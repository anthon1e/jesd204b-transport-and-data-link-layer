==> flow/design.v <==
`timescale 1ns / 1ps
module Enc8B10B(
    input BYTECLK, 
    input reset,
    input bit_control,
    input [7:0] in,
    input rd_in,
    output [9:0] out,
    output rd_out
    );
    wire clk = BYTECLK; 
    wire rd_in_s4, S, COMPLS6, COMPLS4, saved_K;
    wire [4:0] L, saved_L;    
    wire [7:0] saved_data_in;
    wire [5:0] abcdei;
    wire [3:0] fghj; 
    reg [7:0] data_in;
    reg K;
    fcn5b   f5b(clk, data_in[4:0], L);
    fcn3b   f3b(clk, data_in[4:3], rd_in_s4, L, S); 
    disCtrl dis(clk, reset, K, L, S, data_in, rd_in, saved_data_in, saved_L, saved_K, rd_in_s4, COMPLS6, COMPLS4, rd_out);
    fcn5b6b f56(clk, reset, saved_data_in[4:0], saved_L, saved_K, COMPLS6, abcdei);
    fcn3b4b f34(clk, reset, saved_data_in[7:5], S, saved_K, COMPLS4, fghj);
    always @(posedge clk)
    begin
        if (reset) begin 
            K <= 0;
            data_in = 0;
        end
        else begin 
            K <= bit_control;
            data_in = in;
        end
    end
    assign out = {abcdei[5:0], fghj[3:0]};  
endmodule
`timescale 1ns / 1ps
module fcn5b(
    input clk, 
    input [4:0] data_in,
    output [4:0] L
	);
	wire A,B,C,D,E;
	assign {E,D,C,B,A} = data_in;
	wire L40, L31, L22, L13, L04; 
	assign L40 = A & B & C & D;                         
	assign L04 = ~A & ~B & ~C & ~D; 	                
	assign L13 = ((A^B) & ~C & ~D) | 
	             (~A & ~B & (C^D));                     
	assign L31 = ((A^B) & C & D) | (A & B & (C^D));     
	assign L22 = A & B & ~C & ~D |
		         ~A & ~B & C & D |			            
		         (A^B) & (C^D);                         
	assign L = {L40, L31, L22, L13, L04}; 
endmodule
`timescale 1ns / 1ps
module fcn3b(
    input clk,
    input [1:0] data_in,  
    input rd_in_s4,
    input [4:0] L,
    output reg S
    );
    wire L13 = L[1];
    wire L31 = L[3];
    wire E, D;
    assign {E, D} = data_in;
    always @(posedge clk)
        S = (rd_in_s4 & L31 & D & ~E) ^ (~rd_in_s4 & L13 & ~D & E);
endmodule
`timescale 1ns / 1ps
module disCtrl( 
    input clk,
    input reset,
    input K,
    input [4:0] L,
    input S,
    input [7:0] data_in,
    input rd_in,
    output reg [7:0] saved_data_in,
    output reg [4:0] saved_L,
    output reg saved_K,
    output rd_in_s4,
    output reg COMPLS6,
    output reg COMPLS4,
    output rd_out
    );
    wire L40, L31, L22, L13, L04;
    wire A, B, C, D, E, F, G, H;
    assign {L40, L31, L22, L13, L04} = L;
    assign {H, G, F, E, D, C, B, A} = data_in;
    wire PD1S6, ND0S6, ND1S6, PD0S6, RD6;
    assign PD1S6 = (L13 & D & E) ^ (~L22 & ~L31 & ~E);
    assign ND0S6 = PD1S6;
    assign ND1S6 = (L31 & ~D & ~E) | (E & ~L22 & ~L13) | K;
    assign PD0S6 = (E & ~L22 & ~L13) | K;
    assign RD6 = (PD0S6 | ND0S6);  
    wire ND1S4, ND0S4, PD1S4, PD0S4, RD4; 
    assign ND1S4 = F & G; 
    assign ND0S4 = ~F & ~G; 
    assign PD1S4 = ND0S4 | ((F ^ G) & K);
    assign PD0S4 = F & G & H;
    assign RD4 = (PD0S4 | ND0S4);
    always @(posedge clk)
    begin 
        if (reset) begin 
           {COMPLS6, COMPLS4} = 3'b100;
           saved_data_in = 8'b0; 
           saved_L = 0;
           saved_K = 0;
        end else begin
            COMPLS6 <= (PD1S6 & ~rd_in) | (ND1S6 & rd_in);
            COMPLS4 <= ((PD1S4 & ~rd_in_s4) | (ND1S4 & rd_in_s4));
            saved_data_in <= data_in;
            saved_L <= L; 
            saved_K <= K;
        end
    end
    wire rd_cur;
    assign rd_cur = RD6 ^ RD4;          
    assign rd_out = rd_cur ^ rd_in;     
    assign rd_in_s4 = RD6 ^ rd_in;
endmodule
`timescale 1ns / 1ps
module fcn5b6b(
    input clk,  
    input reset,
    input [4:0] data_in,
    input [4:0] L,
    input K,
    input COMPLS6,
    output [5:0] data_out
    );
    wire A, B, C, D, E;
    assign {E, D, C, B, A} = data_in;
    wire L40, L31, L22, L13, L04;
    assign {L40, L31, L22, L13, L04} = L;
    reg a, b, c, d, e, i;
    always @(posedge clk)
    begin    
        if (reset) begin
            a <= 0;
            b <= 0;
            c <= 0;
            d <= 0;
            e <= 0;
            i <= 0;
        end else begin
            a <= A ^ COMPLS6; 
            b <= ((~L40 & B) | L04) ^ COMPLS6;
            c <= (L04 | C) ^ (L13 & D & E) ^ COMPLS6; 
            d <= (D & ~L40) ^ COMPLS6;
            e <= (~(L13 & D & E) & E) ^ (~E & L13) ^ COMPLS6; 
            i <= (~E & L22) ^ (L22 & K) ^ (L04 & E) ^ (E & L40) ^ (E & L13 & ~D) ^ COMPLS6;
        end
    end
    assign data_out = {a, b, c, d, e, i};
endmodule
`timescale 1ns / 1ps
module fcn3b4b(
    input clk, 
    input reset,
    input [2:0] data_in,
    input S,
    input K,
    input COMPLS4,
    output [3:0] data_out
    );
    wire H, G, F;
    assign {H, G, F} = data_in;
    reg f, g, h, j;
    always @(posedge clk)
    begin
        if (reset) begin 
            f <= 0;
            g <= 0;
            h <= 0;
            j <= 0;
        end else begin 
            f <= (F & ~((S & F & G & H) ^ (K & F & G & H))) ^ COMPLS4; 
            g <= (G | (~F & ~G & ~H)) ^ COMPLS4;
            h <= H ^ COMPLS4; 
            j <= (( (S & F & G & H) ^ (F & G & H & K) ) | ((F ^ G) & ~H)) ^ COMPLS4;
        end
    end
    assign data_out = {f, g, h, j};
endmodule
`timescale 1ns / 1ps
module jesd204b_scrambler #(
    parameter DATA_WIDTH = 64
    ) (
    input clk,
    input reset,
    input en,
    input [DATA_WIDTH-1:0] in,
    output reg [DATA_WIDTH-1:0] out
    );
    reg [14:0] storage = 'h7f80;
    reg [14:0] state = 'h7f80;
    integer i, j;
    always @(*) begin
        if (reset) begin 
            out = 'h0;
            storage = 'h7f80;
        end else begin
            storage = state;
            j = 0; 
            if (en) begin 
                for (i = DATA_WIDTH; i > 0; i = i - 1) begin 
                    if (j < 16) out[i-1] = in[i-1];
                    else out[i-1] = in[i-1] ^ storage[14] ^ storage[13];
                    storage = {storage[13:0], out[i-1]}; 
                    j = j + 1;
                end
            end
            else out = in;
        end
    end
    always @(posedge clk) begin 
        if (reset)  state = 'h7f80;
        else        state = storage;
    end
endmodule
`timescale 1ns / 1ps
module jesd204b_tpl_tx #(
	parameter LANES = 4,		 
	parameter CONVERTERS = 4,	 
	parameter RESOLUTION = 11,	 
	parameter CONTROL = 2, 		 
	parameter SAMPLE_SIZE = 16,	 
	parameter SAMPLES = 1 		 
	) (
    input clk,
    input reset,
    input en,
	input [SAMPLES*CONVERTERS*RESOLUTION-1:0] tx_datain,
	output reg [SAMPLES*SAMPLE_SIZE*(CONVERTERS+(LANES-CONVERTERS%LANES)*|(CONVERTERS%LANES))-1:0] tx_dataout
	); 
    localparam TAILS = SAMPLE_SIZE - RESOLUTION - CONTROL;                           
    localparam OCTETS = (SAMPLES*SAMPLE_SIZE*(CONVERTERS+
                        (LANES-CONVERTERS%LANES)*|(CONVERTERS%LANES)))/(8*LANES) ;   
	integer i, j;
	(* KEEP = "TRUE" *) reg [3:0] k;    
	always @(posedge clk) begin 
        if (reset) begin 
	       tx_dataout = 0;
        end else begin
            k = 0;
            for (i = 0; i < LANES; i = i+1) begin
                for (j = OCTETS; j > 0; j = j-2) begin
                    if (k < CONVERTERS) begin
                        tx_dataout[i*8*OCTETS+(j-1)*8 +: 8] = tx_datain[k*RESOLUTION+RESOLUTION-8 +: 8];
                        tx_dataout[i*8*OCTETS+(j-2)*8 +: 8] = tx_datain[k*RESOLUTION +: RESOLUTION-8] << (CONTROL+TAILS);	
                        k = k + 1;	
                    end else begin 
                        tx_dataout[i*8*OCTETS+(j-2)*8 +: 16] = 16'b0;
                    end
                end
            end
        end
    end
endmodule	
`timescale 1ns / 1ps
module jesd204b_tx #(
    parameter DATA_WIDTH = 64,
    parameter LANES = 4,            
	parameter CONVERTERS = 4,       
	parameter RESOLUTION = 11,      
	parameter CONTROL = 2,          
	parameter SAMPLE_SIZE = 16,     
	parameter SAMPLES = 1           
    ) (
    input clock, 
    input reset, 
    input [SAMPLES*CONVERTERS*RESOLUTION-1:0] tx_datain,
    output [DATA_WIDTH/8*10-1:0] out_enc
    );
    reg [3:0] cs, ns;
    wire [SAMPLES*SAMPLE_SIZE*(CONVERTERS+(LANES-CONVERTERS%LANES)*|(CONVERTERS%LANES))-1:0] tx_dataout;
    wire [DATA_WIDTH-1:0] out_sc;
    reg [DATA_WIDTH-1:0] rd_in;
    wire [DATA_WIDTH-1:0] rd_out;
    always @(posedge clock) begin
        if (reset) begin
            rd_in <= 0;
            cs <= 4'b0000;
            ns <= 4'b0000;
        end else begin
            case (cs) 
            4'b0000: begin ns = 4'b0001; end
            4'b0001: begin ns = 4'b0001; rd_in <= rd_out; end
            endcase 
            cs <= ns;
        end
    end
    jesd204b_tpl_tx #(
        .LANES (LANES), 
        .CONVERTERS (CONVERTERS), 
        .RESOLUTION (RESOLUTION),
        .CONTROL (CONTROL),    
        .SAMPLE_SIZE (SAMPLE_SIZE), 
        .SAMPLES (SAMPLES)         
    ) tpltx (
        .clk(clock),
        .reset(reset),
        .en(1),
        .tx_datain (tx_datain),
        .tx_dataout (tx_dataout)
    );
    jesd204b_scrambler #(
        .DATA_WIDTH (DATA_WIDTH)
    ) scr (
        .clk (clock), 
        .reset (reset), 
        .en (1), 
        .in (tx_dataout), 
        .out (out_sc)
    );
    generate
    genvar i;
    for (i = 0; i < DATA_WIDTH/8; i = i + 1) begin
        Enc8B10B enc (
        .BYTECLK (clock), 
        .reset (reset),
        .bit_control (0),
        .in (out_sc[i*8+:8]),
        .rd_in (rd_in[i]),
        .out (out_enc[i*10+:10]),
        .rd_out (rd_out[i])
        );
    end
    endgenerate 
endmodule
Reports on jesd204b_tx. Tool output for the design above, in the order of the flow. Lines are those of the file above, counted from 1. Library cell names are shortened. Not given: --

Design top: jesd204b_tx. Clock input: clock. Standard-cell library: sky130hd. Corner: tt_025C_1v80.

Word-level counts. Yosys after proc, flatten, opt, wreduce and memory -nomap, before mapping. Enables and synchronous resets that opt folds into registers are not counted as muxes. Memory bits, and registers merged into a memory's read port (data or address), are not among the register bits. Print and check cells are not counted.

The figure for flip-flop bits (word level) is 340. Under input bits stands 46. For output and inout port bits the number is 80. The figure for word-level cells is 1207.

Add/sub/neg operators: 8. For muxes and demuxes the number is 55. The figure for shift operators is 6. The entry for $mul reads 3. Under reduce/logical cells stands 5. Under $lt $le $gt $ge stands 3. Bitwise operators: 990.

Operators with widths (count): AND 1 bit (448); XOR 1 bit (275); inverter 1 bit (163); variable part select 44 x 32 -> 3 bit (3); variable part select 44 x 32 -> 8 bit (3); OR 1 bit (104); adder 32 x 4 -> 32 bit (second input constant) (3); subtractor 32 x 4 -> 32 bit (second input constant) (3); multiplier 4 x 4 -> 8 bit (second input constant) (3); 2-to-1 mux 1 bit (50); 2-to-1 mux 4 bit (5); less-than comparator 4 x 3 -> 1 bit (second input constant) (3); OR reduction 2 bit (4); adder 4 x 1 -> 4 bit (second input constant) (2); logical NOT 4 bit (1).

Longest topological paths. Depth = most cells in a row (Yosys ltp): at word level without a register or memory, in the mapped netlist without a sequential cell, where the memories' decode and read muxes count.

For depth in word-level cells the number is 17. Under ABC_AREA stands 0. For mapped depth the number is 9. The figure for mapped depth without buffers is 8.

Synthesis result. Source: synth_stat.txt of the flow (Yosys; design flattened, memories mapped). It holds for the ABC_AREA given above (unset counts as 0); a run with the other value may have another netlist. The area totals of this step are shown rounded.

The figure for cell count is 1295. Under flip-flops stands 285. The entry for sequential part of the area reads 5700 µm². The figure for chip area (Yosys) is 12000 µm². Under buffer cells stands 157.

Cells by type: dfxtp_1 (count 285, area in all 5.71E+03 µm²); xnor2_1 (count 128, area in all 1.12E+03 µm²); nor2_1 (count 203, area in all 761.981 µm²); nor2b_1 (count 102, area in all 638.112 µm²); buf_4 (count 80, area in all 600.576 µm²); xor2_1 (count 54, area in all 472.954 µm²); ha_1 (count 23, area in all 287.776 µm²); inv_1 (count 70, area in all 262.752 µm²); clkbuf_1 (count 42, area in all 157.651 µm²); nand2_1 (count 42, area in all 157.651 µm²); o21ai_0 (count 31, area in all 155.149 µm²); a21oi_1 (count 26, area in all 130.125 µm²); a211oi_1 (count 12, area in all 90.086 µm²); a31oi_1 (count 14, area in all 87.584 µm²); nor3_1 (count 15, area in all 75.072 µm²); buf_2 (count 14, area in all 70.067 µm²); mux2i_1 (count 7, area in all 70.067 µm²); nand3_1 (count 14, area in all 70.067 µm²).

Not listed: further types 46, cells in them 133. The figures by module come from a second, unflattened synthesis with its own total; it is not the netlist above.

Cell total of the unflattened synthesis: 1770. The figure for area (unflattened synthesis) is 17000 µm².

Each row is one instance without its submodules.

By module: disCtrl (area 580 µm², sequential area 320 µm², cells 51, instances 8); fcn5b6b (area 370 µm², sequential area 120 µm², cells 43, instances 8); jesd204b_scrambler #(DATA_WIDTH=64) (area 2100 µm², sequential area 0.0 µm², cells 275, instances 1); fcn3b4b (area 250 µm², sequential area 80 µm², cells 30, instances 8); Enc8B10B (area 240 µm², sequential area 180 µm², cells 18, instances 8); fcn5b (area 190 µm², sequential area 0.0 µm², cells 23, instances 8); jesd204b_tpl_tx (area 1300 µm², sequential area 880 µm², cells 113, instances 1); fcn3b (area 45 µm², sequential area 20 µm², cells 4, instances 8); jesd204b_tx (area 320 µm², sequential area 180 µm², cells 30, instances 1).

Timing after synthesis. Source: OpenSTA report_checks on the synthesized netlist (no wires, ideal clock, input and output delay 20% of the period each), path of least setup slack; recovery checks are left aside. Register names are those of the netlist, which keeps one name where synthesis merged equal registers.

Path kind: input to register. Start point: in reset. End point: reg genblk1[3].enc.data_in[6]. Under library setup time stands 0.136 ns. Under setup slack stands 1.991 ns. Under time at the first pin stands 0.822 ns. The entry for period reads 4.11 ns. For path buffers the number is 4. For data arrival time the number is 1.983 ns. The entry for data required time reads 3.974 ns. For driving pins on the path the number is 5. For external input delay the number is 0.822 ns. Delay of the path: 1.297 ns. The entry for synthesis period reached reads 2.119 ns.

"delay of the path" is the arrival time less input delay plus setup time. "driving pins on the path" counts driving pins, that of a launching flip-flop among them; a cell with two outputs on the path counts twice. "synthesis period reached" is the clock period less the worst setup slack; recovery checks do not enter. This is arithmetic on one report: input and output delays are still those of the set period (20% each). The rows between start and end are the longest chain of elaborated cells between them; the timing report does not say that the signal goes this way. Where chains are equally long, one stands for them. Each line given opens the expression or statement behind the cell; cells for indexed reads and writes are added by Yosys, which also makes memories of some case tables.

Path through: clkbuf_1 clkbuf_1 clkbuf_1 clkbuf_1 nor2_1. For cells in the longest elaborated chain the number is 7. For elaborated cells between the ends (all ways) the number is 12. RTL lines with such cells: 2. Those cells by class: 6 x mux; 6 x logic.

Ends and longest elaborated chain, after synthesis: start, declared (RTL line 274) `input reset,`; 2-to-1 mux 1 bit (RTL line 202) `if (reset) begin`; XOR 1 bit x2 (RTL line 211) `else out[i-1] = in[i-1] ^ storage[14] ^ storage[13];`; 2-to-1 mux 1 bit (RTL line 202); XOR 1 bit x2 (RTL line 211); 2-to-1 mux 1 bit (RTL line 202); end, assigned (RTL line 28) `data_in = 0;`; end, assigned (RTL line 32) `data_in = in;`; end, declared (RTL line 17) `reg [7:0] data_in;`.

Path in the finished layout. Path of least setup slack in the final report of run 2 (OpenROAD, finished layout, wires in). Where an end is a register, its clock arrival counts in the times.

Path kind: register to register. Start point: reg genblk1[7].enc.data_in[0]. End point: reg genblk1[7].enc.dis.COMPLS4. Under setup slack stands 1.16 ns. Under time at the first pin stands 0.50 ns. For driving pins on the path the number is 9. Under library setup time stands 0.12 ns. For data arrival time the number is 2.70 ns. The entry for data required time reads 3.86 ns. The entry for period reads 3.49 ns. For path buffers the number is 0.

The rows between start and end are the longest chain of elaborated cells between them; the timing report does not say that the signal goes this way. Where chains are equally long, one stands for them.

Path through: dfxtp_1 inv_1 ha_1 nor2b_1 o32ai_1 a222oi_1 xnor2_1 mux2i_1 nor2_1. For cells in the longest elaborated chain the number is 15. For elaborated cells between the ends (all ways) the number is 35. Those cells by class: 35 x logic.

Ends and longest elaborated chain, post-layout: start, declared (RTL line 17) `reg [7:0] data_in;`; start, assigned (RTL line 28) `data_in = 0;`; start, assigned (RTL line 32) `data_in = in;`; inverter 1 bit (RTL line 52) `~A & ~B & C & D |`; AND 1 bit x3 (RTL line 52); OR 1 bit x2 (RTL line 51) `assign L22 = A & B & ~C & ~D |`; inverter 1 bit (RTL line 93) `assign PD1S6 = (L13 & D & E) ^ (~L22 & ~L31 & ~E);`; AND 1 bit x2 (RTL line 93); XOR 1 bit (RTL line 93); OR 1 bit (RTL line 97) `assign RD6 = (PD0S6 | ND0S6);`; XOR 1 bit (RTL line 122) `assign rd_in_s4 = RD6 ^ rd_in;`; inverter 1 bit (RTL line 113) `COMPLS4 <= ((PD1S4 & ~rd_in_s4) | (ND1S4 & rd_in_s4));`; AND 1 bit (RTL line 113); OR 1 bit (RTL line 113); end, assigned (RTL line 113); end, declared (RTL line 85) `output reg COMPLS4,`.

FLOW RESULTS
============

Top module jesd204b_tx; platform sky130hd; tools Yosys and OpenROAD; 2 stored runs in no particular order. Input and output delays are each 20% of the period that was set; the output load is 0.01 pF. By "time on the worst setup path" is meant the share of the clock period that the worst setup path is allowed (20% is reserved at inputs, 20% at outputs), minus its slack. Clock arrival times at its registers enter into it. "power consumption": no workload was simulated; the value follows from the tool's default switching activity. Measured values are rounded.

Files of run 1:
==> flow/run.sh <==
#!/bin/bash
# the make line also repeats the synthesis and layout settings of config.mk as NAME=value (left out here)
make -C /OpenROAD-flow-scripts/flow DESIGN_CONFIG=/design/flow/config.mk WORK_HOME=/design/flow/orfs CLKGATE_MAP_FILE= finish
==> flow/config.mk <==
export PLATFORM = sky130hd
export DESIGN_NAME = jesd204b_tx
export DESIGN_NICKNAME = jesd204b_tx
export VERILOG_FILES = /design/flow/design.v
export SDC_FILE = /design/flow/constraint.sdc
export NUM_CORES = 4
export LEC_CHECK = 0
export CAP_MARGIN = 25
export CELL_PAD_IN_SITES_DETAIL_PLACEMENT = 2
export CORE_MARGIN = 2
export CORE_UTILIZATION = 59
export CTS_CLUSTER_SIZE = 55
export GPL_TIMING_DRIVEN = 0
export HOLD_SLACK_MARGIN = 0.04
export PLACE_DENSITY_LB_ADDON = 0.0
export SLEW_MARGIN = 20
==> flow/constraint.sdc <==
create_clock -name core_clock -period 3.27 [get_ports {clock}]
set_input_delay 0.6540 -clock core_clock [delete_from_list [all_inputs] [get_ports {clock}]]
set_output_delay 0.6540 -clock core_clock [all_outputs]
set_load 0.01 [all_outputs]

Outcome of run 1: did not finish, placement stopped with DPL-0033.

Files of run 2:
==> flow/run.sh <==
#!/bin/bash
# the make line also repeats the synthesis and layout settings of config.mk as NAME=value (left out here)
make -C /OpenROAD-flow-scripts/flow DESIGN_CONFIG=/design/flow/config.mk WORK_HOME=/design/flow/orfs CLKGATE_MAP_FILE= finish
==> flow/config.mk <==
export PLATFORM = sky130hd
export DESIGN_NAME = jesd204b_tx
export DESIGN_NICKNAME = jesd204b_tx
export VERILOG_FILES = /design/flow/design.v
export SDC_FILE = /design/flow/constraint.sdc
export NUM_CORES = 4
export LEC_CHECK = 0
export CAP_MARGIN = 20
export CELL_PAD_IN_SITES_GLOBAL_PLACEMENT = 2
export CORE_MARGIN = 4
export CORE_UTILIZATION = 35
export GPL_ROUTABILITY_DRIVEN = 1
export MAX_ROUTING_LAYER = met5
export PLACE_DENSITY_LB_ADDON = 0.18
export SETUP_SLACK_MARGIN = 0.4
export SLEW_MARGIN = 20
export TNS_END_PERCENT = 95
==> flow/constraint.sdc <==
create_clock -name core_clock -period 3.49 [get_ports {clock}]
set_input_delay 0.6980 -clock core_clock [delete_from_list [all_inputs] [get_ports {clock}]]
set_output_delay 0.6980 -clock core_clock [all_outputs]
set_load 0.01 [all_outputs]

Results of run 2. The measured worst slack on setup checks is 1.2 ns. The sum of negative setup slack reads 0.000 ns. For the power consumption the run shows 9.9 mW. The standard-cell area after layout stands at 14000 µm². The cell area after synthesis is 12000 µm². The measured die footprint is 37000 µm². The time on the worst setup path is 2.33 ns. Worst setup path kind: register to register.
